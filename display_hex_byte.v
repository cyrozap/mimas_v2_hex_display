==> flow/design.v <==
module display_hex_byte(
	input clk,
	input [7:0] hex_byte,
	output wire [7:0] segments,
	output wire [2:0] segments_enable
	);
	parameter refresh_rate = 1000;       
	parameter sys_clk_freq = 100000000;  
	localparam clk_divider = sys_clk_freq / (refresh_rate * 3);
	reg [31:0] divider;
	reg [7:0] segments_out;
	reg [2:0] segments_enable_out;
	assign segments = ~segments_out;
	assign segments_enable = ~segments_enable_out;
	wire [7:0] high_segments;
	wire [7:0] low_segments;
	nibble_to_segments high_nib(hex_byte[7:4], high_segments);
	nibble_to_segments low_nib(hex_byte[3:0], low_segments);
	always @(posedge clk) begin
		if (divider < clk_divider)
			divider <= divider + 1;
		else begin
			divider <= 0;
			case (segments_enable_out)
				3'b001: begin
					segments_out <= 8'b00101110;    
					segments_enable_out <= 3'b100;  
				end
				3'b100: begin
					segments_out <= high_segments;  
					segments_enable_out <= 3'b010;  
				end
				3'b010: begin
					segments_out <= low_segments;   
					segments_enable_out <= 3'b001;  
				end
				default: begin
					segments_out <= 8'h00;          
					segments_enable_out <= 3'b001;  
				end
			endcase
		end
	end
endmodule
module nibble_to_segments(
	input [3:0] nibble,
	output wire [7:0] segments
	);
	reg [7:0] segments_out;
	assign segments = segments_out;
	always begin
		case (nibble)
			4'h0: segments_out = 8'b11111100;
			4'h1: segments_out = 8'b01100000;
			4'h2: segments_out = 8'b11011010;
			4'h3: segments_out = 8'b11110010;
			4'h4: segments_out = 8'b01100110;
			4'h5: segments_out = 8'b10110110;
			4'h6: segments_out = 8'b10111110;
			4'h7: segments_out = 8'b11100000;
			4'h8: segments_out = 8'b11111110;
			4'h9: segments_out = 8'b11110110;
			4'ha: segments_out = 8'b11101110;
			4'hb: segments_out = 8'b00111110;
			4'hc: segments_out = 8'b10011100;
			4'hd: segments_out = 8'b01111010;
			4'he: segments_out = 8'b10011110;
			4'hf: segments_out = 8'b10001110;
		endcase
	end
endmodule
---- From RTL to reports: display_hex_byte ----
The steps from the RTL of display_hex_byte to its reports follow in flow order.
Lines are those of the file above, counted from 1.
Cell names lack the library's common part.
The mark n/a stands for no value.
design
  design top .............................. display_hex_byte
  clock port .............................. clk
  cell library ............................ sky130hd
  library corner .......................... tt_025C_1v80

---- Word-level counts ----
Source: Yosys, flattened and elaborated, memories not mapped. Widths are those after wreduce; folded enables and synchronous resets count as part of the registers. Registers that Yosys merges into a memory's read port (data or address) are not register bits. Print and check cells do not count. Equal cells are merged and count once.
Yosys's memory passes give these memory sizes; they may raise the number of words (mostly to a power of two), join words into wider ones and drop unused or constant bits.
storage and ports
  bits in registers ....................... 43
  memory bits (read-only) ................. 224
  memory cells ............................ 2
  input bits .............................. 9
  output and inout bits ................... 11
  elaborated cells ........................ 14
memory list
  memory           depth  bits a word  rd ports  wr ports  line  source
  (no name shown)  16     7            1         0         52    case (nibble)
  (no name shown)  16     7            1         0         52
operators by class
  add/subtract/negate cells ............... 1
  magnitude comparators ................... 1
  equal/unequal tests ..................... 3
  mux-type cells .......................... 2
  bitwise logic cells ..................... 2
operator list
  cell                                           number
  adder 32 x 1 -> 32 bit with constant B         1
  < comparator 32 x 16 -> 1 bit with constant B  1
  case mux 8 bit (select 3 bit)                  1
  inverter 8 bit                                 1
  case mux 3 bit (select 2 bit)                  1
  equality test 3 x 1 -> 1 bit with constant B   1
  equality test 3 x 2 -> 1 bit with constant B   1
  equality test 3 bit with constant B            1
  inverter 3 bit                                 1

---- Logic depth ----
Longest topological path by Yosys (ltp), each cell counted once; first at word level (registers and memories cut), then after technology mapping (sequential cells cut; the memories' decode and read muxes count).
depth
  depth in word-level cells ............... 2
  ABC_AREA ................................ 0
  gate-level depth with buffers ........... 7
  depth with buffers taken out ............ 6

---- Netlist ----
The flow's flattened synthesis, as Yosys stat reports it; memories are mapped. The netlist is that of the ABC_AREA named above (0 if unset); the other value can give another one.
cell types
  cell      number  total area (um^2)
  dfxtp_1   32      640.614
  edfxtp_1  10      300.288
  ha_1      14      175.168
  xnor2_1   13      113.859
  nor3_2    10      100.096
  inv_1     25      93.84
  nand3_1   11      55.053
  mux2i_1   5       50.048
  nor3_1    10      50.048
  mux4_2    2       45.043
  nor4_1    7       43.792
  nand2_1   11      41.29
  mux2_2    3       33.782
  nor2_1    8       30.029
  o211ai_1  4       30.029
  a221o_1   2       20.019
  o21ai_0   4       20.019
  nand2b_1  3       18.768
Not listed: further types 26, cells in them 34.
mapped netlist
  mapped cells ............................ 208
  cell area after synthesis ............... 2100.8 um^2
  sequential area ......................... 940.9 um^2
  mapped flip-flops ....................... 42
  buffer cells ............................ 7
The figures by module come from a second, unflattened synthesis with its own total; it is not the netlist above.
second synthesis, totals
  cells (unflattened synthesis) ........... 223
  area total of the unflattened synthesis .. 2262.2 um^2
Rows give one instance, submodules left out.
by module
  module              times used  cells  area (um^2)  seq. area (um^2)
  display_hex_byte    1           153    1664.1       970.9
  nibble_to_segments  2           35     299.0        0.0

---- Timing after synthesis ----
Source: OpenSTA report_checks on the synthesized netlist (no wires, ideal clock, input and output delay 20% of the period each), path of least setup slack; recovery checks are left aside. Register names are those of the netlist, which keeps one name where synthesis merged equal registers.
timing after synthesis
  kind .................................... flip-flop to flip-flop
  from .................................... register divider[12]
  to ...................................... register segments_enable_out[0]
  clock period ............................ 1.71 ns
  setup time .............................. 0.293 ns
  time at the first pin ................... 0.000 ns
  arrival ................................. 1.411 ns
  data required time ...................... 1.417 ns
  setup slack ............................. 0.006 ns
  path delay .............................. 1.704 ns
  driving pins on the path ................ 5
  path buffers ............................ 0
  period reached after synthesis .......... 1.704 ns
"path delay" is the arrival time less input delay plus setup time.
"driving pins on the path": output pins that drive a net of the path, with the launching flip-flop's if there is one; two outputs of one cell count as two.
"period reached after synthesis" = period - worst setup slack (recovery checks aside). The figure is calculated, with input and output delays left at 20% of the set period.
Between the ends stands the longest chain of elaborated cells between them, by number of cells; it is not shown to be the way that was timed. Of several equally long chains one is given.
Each line given opens the expression or statement behind the cell; cells for indexed reads and writes are added by Yosys, which also makes memories of some case tables.
A register here has more assigning lines than the two given.
between the ends, after synthesis
  cells stage by stage .................... dfxtp_1 -> or4_1 -> o21ai_2 -> nand2_2 -> or2_1
  length of the longest elaborated chain .. 1
  elaborated cells on any way between the ends .. 1
  RTL lines with such cells ............... 1
  those cells by class .................... 1 x compare
ends and longest elaborated chain, after synthesis
  item                           line  source
  start, declared                10    reg [31:0] divider;
  start, assigned                21    divider <= divider + 1;
  start, assigned                23    divider <= 0;
  < comparator 32 x 16 -> 1 bit  20    if (divider < clk_divider)
  end, assigned                  27    segments_enable_out <= 3'b100;
  end, assigned                  31    segments_enable_out <= 3'b010;
  end, declared                  12    reg [2:0] segments_enable_out;

---- Worst path after layout ----
Path of least setup slack in the final report of run 1 (OpenROAD, finished layout, wires in). Where an end is a register, its clock arrival counts in the times.
timing post-layout
  kind .................................... input port to flip-flop
  from .................................... input hex_byte[5]
  to ...................................... register segments_out[4]
  clock period ............................ 1.81 ns
  input delay ............................. 0.36 ns
  setup time .............................. 0.15 ns
  time at the first pin ................... 0.36 ns
  arrival ................................. 1.92 ns
  data required time ...................... 2.00 ns
  setup slack ............................. 0.09 ns
  driving pins on the path ................ 6
  path buffers ............................ 1
Between the ends stands the longest chain of elaborated cells between them, by number of cells; it is not shown to be the way that was timed. Of several equally long chains one is given.
The chain passes a memory read, where the word-level depth is cut; so it can be longer than that depth.
A register here has more assigning lines than the two given.
between the ends, post-layout
  cells stage by stage .................... clkdlybuf4s50_1 -> inv_1 -> ha_1 -> inv_1 -> mux4_2 -> o22ai_2
  length of the longest elaborated chain .. 2
  elaborated cells on any way between the ends .. 2
  RTL lines with such cells ............... 2
  those cells by class .................... 1 x mux; 1 x memory
ends and longest elaborated chain, post-layout
  item                           line  source
  start, declared                3     input [7:0] hex_byte,
  memory (16 x 7 bit)            52    case (nibble)
  case mux 8 bit (select 3 bit)  24    case (segments_enable_out)
  end, assigned                  30    segments_out <= high_segments;
  end, assigned                  34    segments_out <= low_segments;
  end, declared                  11    reg [7:0] segments_out;

Flow measurements of display_hex_byte on sky130hd: 2 stored runs with different settings, listed in no order. Input and output delays are each 20% of the period that was set; the output load is 0.01 pF.
"achieved clock period (ns)" means the clock period less the worst setup slack. The figure is calculated, with input and output delays left at 20% of the set period.
By "worst setup path time (ns)" is meant the share of the clock period that the worst setup path is allowed (20% is reserved at inputs, 20% at outputs), minus its slack. Clock arrival times at its registers enter into it.
"finish__power__total" is the tool's figure for a default switching activity; nothing was simulated.

Flow files of run 1
==> flow/run.sh <==
#!/bin/bash
# the make line also repeats the synthesis and layout settings of config.mk as NAME=value (left out here)
make -C /OpenROAD-flow-scripts/flow DESIGN_CONFIG=/design/flow/config.mk WORK_HOME=/design/flow/orfs CLKGATE_MAP_FILE= finish
==> flow/config.mk <==
export PLATFORM = sky130hd
export DESIGN_NAME = display_hex_byte
export DESIGN_NICKNAME = display_hex_byte
export VERILOG_FILES = /design/flow/design.v
export SDC_FILE = /design/flow/constraint.sdc
export NUM_CORES = 4
export LEC_CHECK = 0
export CAP_MARGIN = 20
export CORE_MARGIN = 4
export CORE_UTILIZATION = 61
export CTS_CLUSTER_SIZE = 87
export GPL_ROUTABILITY_DRIVEN = 1
export MIN_ROUTING_LAYER = met1
export PLACE_DENSITY_LB_ADDON = 0.06
export SETUP_SLACK_MARGIN = 0.11
export SLEW_MARGIN = 20
==> flow/constraint.sdc <==
create_clock -name core_clock -period 1.81 [get_ports {clk}]
set_input_delay 0.3620 -clock core_clock [delete_from_list [all_inputs] [get_ports {clk}]]
set_output_delay 0.3620 -clock core_clock [all_outputs]
set_load 0.01 [all_outputs]

report of run 1
yosys chip area after synthesis (um^2): 2100.8
finish__design__die__area: 4446.9
finish__design__instance__area__stdcell: 2627.5
finish__design__instance__utilization: 0.7874
finish__timing__setup__ws: 0.086
finish__timing__setup__tns: 0.000
finish__timing__hold__ws: 0.541
finish__power__total: 1.778e-03
achieved clock period (ns): 1.724
worst setup path time (ns): 1.36
worst setup path kind: input port to flip-flop

Flow files of run 2
==> flow/run.sh <==
#!/bin/bash
# the make line also repeats the synthesis and layout settings of config.mk as NAME=value (left out here)
make -C /OpenROAD-flow-scripts/flow DESIGN_CONFIG=/design/flow/config.mk WORK_HOME=/design/flow/orfs CLKGATE_MAP_FILE= finish
==> flow/config.mk <==
export PLATFORM = sky130hd
export DESIGN_NAME = display_hex_byte
export DESIGN_NICKNAME = display_hex_byte
export VERILOG_FILES = /design/flow/design.v
export SDC_FILE = /design/flow/constraint.sdc
export NUM_CORES = 4
export LEC_CHECK = 0
export CAP_MARGIN = 20
export CORE_MARGIN = 2
export CORE_UTILIZATION = 25
export CTS_CLUSTER_DIAMETER = 247
export CTS_CLUSTER_SIZE = 37
export GPL_TIMING_DRIVEN = 1
export MIN_ROUTING_LAYER = met1
export PLACE_DENSITY_LB_ADDON = 0.14
export SETUP_SLACK_MARGIN = 0.14
export SLEW_MARGIN = 20
export TNS_END_PERCENT = 25
==> flow/constraint.sdc <==
create_clock -name core_clock -period 1.66 [get_ports {clk}]
set_input_delay 0.3320 -clock core_clock [delete_from_list [all_inputs] [get_ports {clk}]]
set_output_delay 0.3320 -clock core_clock [all_outputs]
set_load 0.01 [all_outputs]

report of run 2
yosys chip area after synthesis (um^2): 2100.8
finish__design__die__area: 9152.8
finish__design__instance__area__stdcell: 2790.2
finish__design__instance__utilization: 0.3413
finish__timing__setup__ws: 0.068
finish__timing__setup__tns: 0.000
finish__timing__hold__ws: 0.456
finish__power__total: 2.113e-03
achieved clock period (ns): 1.592
worst setup path time (ns): 1.59
worst setup path kind: flip-flop to flip-flop
